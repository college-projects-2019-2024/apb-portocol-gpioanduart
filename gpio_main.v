==> flow/design.v <==
module GPIO(
  input PCLK,
  input PSEL1,
	input PENABLE,
	input [7:0]PADDR,
	input PWRITE,
	input [7:0]PWDATA,
	input [7:0]gpio_in,
	output reg [7:0]gpio_out,
	output reg [7:0]gpio_dir,
	output reg [7:0]PRDATA,
	output reg PREADY
);
localparam in_adr = 8'b10000001,
           out_adr = 8'b10000010,
           dir_adr = 8'b10000011;
reg [7:0]INPUT,OUTPUT,DIR;
integer i;
always @(posedge PCLK)
  begin
    gpio_dir=DIR;
    for(i=0; i<8; i=i+1)
      begin
        gpio_out[i] <= gpio_dir[i]? OUTPUT[i] : 1'bz;
        INPUT[i] <= gpio_dir[i]? 1'bz : gpio_in[i];
      end
    if(PSEL1 && PADDR[7]==1'b1) PREADY=1'b1;
    if (PENABLE && PSEL1)
      begin
          if(PWRITE)
            begin
              if(PADDR == out_adr)
                begin
                  OUTPUT=PWDATA;
                  PREADY=1'b0;
                end
                else if(PADDR == dir_adr)
                  begin
                    DIR=PWDATA;
                    PREADY=1'b0;
                  end
            end
            else
              begin
                if(PADDR == in_adr)
                  begin
                    PRDATA=INPUT;
                    PREADY=1'b0;
                  end
                if(PADDR == dir_adr)
                  begin
                    PRDATA=DIR;
                    PREADY=1'b0;
                  end
              end
     end
  end
endmodule
Tool chain data of GPIO:

What the tools print for GPIO, step after step.
Lines are those of the file above, counted from 1.
Operators carry their Yosys type and port widths (W data, S select, Z words).
The mark -- stands for no value.

* design top: GPIO
* clock input: PCLK
* standard-cell library: sky130hd
* corner: tt_025C_1v80

Elaborated design:

Yosys after proc, flatten, opt, wreduce and memory -nomap, before mapping. Memory bits, and registers merged into a memory's read port (data or address), are not among the register bits. Print and check cells are not counted. Equal cells are merged and count once.

* register bits: 49
* input bits: 28
* cells after elaboration: 43
* output and inout port bits: 25

* reduce/logical cells: 6
* multiplexer cells: 25
* bitwise operators: 2
* equality and inequality tests: 3

Operators with widths (number)
* $eq A8 B8 Y1 const B: 3
* $mux W1: 23
* $mux W8: 2
* $reduce_and A3 Y1: 2
* $reduce_and A4 Y1: 1
* $logic_and A1 B1 Y1: 2
* $not A1 Y1: 2
* $reduce_bool A2 Y1: 1

Depth:

Longest topological path by Yosys (ltp), each cell counted once; first at word level (registers and memories cut), then after technology mapping (sequential cells cut; the memories' decode and read muxes count).

* depth after elaboration: 6
* ABC_AREA: 0
* gate-level depth with buffers: 3
* depth with buffers taken out: 3

Synthesis result:

Source: synth_stat.txt of the flow (Yosys; design flattened, memories mapped). It holds for the ABC_AREA given above (unset counts as 0); a run with the other value may have another netlist.

Cells by type (number)
* sky130_fd_sc_hd__edfxtp_1: 24
* sky130_fd_sc_hd__dfxtp_1: 25
* sky130_fd_sc_hd__mux2_2: 8
* sky130_fd_sc_hd__nor4b_4: 1
* sky130_fd_sc_hd__nand4_4: 1
* sky130_fd_sc_hd__mux2i_1: 1
* sky130_fd_sc_hd__o21ba_2: 1
* sky130_fd_sc_hd__nor2_1: 2
* sky130_fd_sc_hd__nor3b_1: 1
* sky130_fd_sc_hd__nand4_1: 1
* sky130_fd_sc_hd__a21oi_1: 1
* sky130_fd_sc_hd__nand3_1: 1
* sky130_fd_sc_hd__nor3_1: 1
* sky130_fd_sc_hd__nand2_1: 1

* cell count: 69
* buffers: 0
* flip-flops: 49
* synthesis area: 1416.4 sq um

Worst setup path after synthesis:

Source: OpenSTA report_checks on the synthesized netlist (no wires, ideal clock, input and output delay 20% of the period each), path of least setup slack; recovery checks are left aside. Register names are those of the netlist, which keeps one name where synthesis merged equal registers.

* path kind: input to register
* from: in PADDR[5]
* to: reg PRDATA[0]
* path buffers: 0
* setup time: 0.385 ns
* slack: 0.027 ns
* arrival time: 1.658 ns
* delay of the path: 1.629 ns
* driving pins on the path: 3
* clock period: 2.07 ns
* period reached after synthesis: 2.043 ns

"delay of the path" is the arrival time less input delay plus setup time.
"driving pins on the path" counts driving pins, that of a launching flip-flop among them; a cell with two outputs on the path counts twice.
"period reached after synthesis" is the clock period less the worst setup slack; recovery checks do not enter. This is arithmetic on one report: input and output delays are still those of the set period (20% each).
Between the ends stands the longest chain of elaborated cells between them, by number of cells; it is not shown to be the way that was timed. Of several equally long chains one is given.
A line is the first line of the expression or statement that the cell stems from. Yosys adds cells for indexed reads and writes and turns some case tables into memories.
Only ways into the end's enable, where the timed path ends, are counted here.

* cell sequence: sky130_fd_sc_hd__nor4b_4 -> sky130_fd_sc_hd__nand4_1 -> sky130_fd_sc_hd__nor3b_1
* length of the longest elaborated chain: 3
* elaborated cells between the ends (all ways): 4

RTL lines, path post-synthesis
* start, declared: line 5 `input [7:0]PADDR,`
* $eq A8 B8 Y1: line 50 `if(PADDR == dir_adr)`
* $reduce_bool A2 Y1
* $reduce_and A3 Y1
* end, assigned: line 47 `PRDATA=INPUT;`
* end, assigned: line 52 `PRDATA=DIR;`
* end, declared: line 11 `output reg [7:0]PRDATA,`

Timing after layout:

From the final timing report of run B: the path of least setup slack in the routed layout; clock arrival at registers is part of the times.

* path kind: input to register
* from: in PADDR[6]
* to: reg OUTPUT[2]
* driving pins on the path: 6
* slack: 0.70 ns
* path buffers: 3
* clock period: 2.68 ns
* setup time: 0.28 ns
* arrival time: 1.99 ns

Between the ends stands the longest chain of elaborated cells between them, by number of cells; it is not shown to be the way that was timed. Of several equally long chains one is given.

* cell sequence: sky130_fd_sc_hd__clkdlybuf4s50_1 -> sky130_fd_sc_hd__nor4b_4 -> sky130_fd_sc_hd__nand4_1 -> sky130_fd_sc_hd__buf_4 -> sky130_fd_sc_hd__nor3_4 -> sky130_fd_sc_hd__buf_4
* length of the longest elaborated chain: 2
* elaborated cells between the ends (all ways): 2
* source lines of those cells: 1

RTL lines, path post-layout
* start, declared: line 5 `input [7:0]PADDR,`
* $eq A8 B8 Y1: line 32 `if(PADDR == out_adr)`
* $reduce_and A3 Y1
* end, assigned: line 34 `OUTPUT=PWDATA;`
* end, declared: line 17 `reg [7:0]INPUT,OUTPUT,DIR;`

--- measured runs ---
Below are 2 stored runs of the flow (Yosys, OpenROAD; platform sky130hd) on GPIO, each with its settings and what was measured, unordered. Constraints: input delay and output delay 20% of the set period each, output load 0.01 pF.
"time used up by the worst setup path" means the part of the period allowed to the worst setup path (the constraints hold back 20% at inputs and 20% at outputs) less its slack; where the path has registers, the arrival times of their clocks count too.
"total power of the final layout": no workload was simulated; the value follows from the tool's default switching activity.

### Run A

Settings: `period_ns=2.57`, `CORE_UTILIZATION=50`, `SETUP_SLACK_MARGIN=0.76`, `PLACE_DENSITY_LB_ADDON=0.13`, `CORE_ASPECT_RATIO=1.48`, `CELL_PAD_IN_SITES_GLOBAL_PLACEMENT=3`, `ABC_AREA=1`, `GPL_ROUTABILITY_DRIVEN=0`, `CAP_MARGIN=0`, `MIN_ROUTING_LAYER=met1`, `MAX_ROUTING_LAYER=met4`, `CORE_MARGIN=2`, `SLEW_MARGIN=20`

No results, placement failed with FLW-0024.

### Run B

Settings: `period_ns=2.68`, `CORE_UTILIZATION=30`, `SETUP_SLACK_MARGIN=0.61`, `PLACE_DENSITY_LB_ADDON=0.07`, `HOLD_SLACK_MARGIN=0.24`, `CORE_ASPECT_RATIO=0.55`, `CELL_PAD_IN_SITES_GLOBAL_PLACEMENT=2`, `ABC_AREA=0`, `GPL_TIMING_DRIVEN=0`, `SLEW_MARGIN=15`, `CAP_MARGIN=20`, `CORE_MARGIN=2`

- Mapped cell area after synthesis: 1416.4 sq um
- Die footprint: 5311.4 sq um
- Utilization in the final report: 49.3 %
- Setup slack of the worst path: 0.701 ns
- Total negative setup slack: 0.000 ns
- Worst hold slack in the final report: 0.345 ns
- Total power of the final layout: 0.001382 W
- Time used up by the worst setup path: 1.44 ns
- Class of the worst setup path: input to register
--- end ---
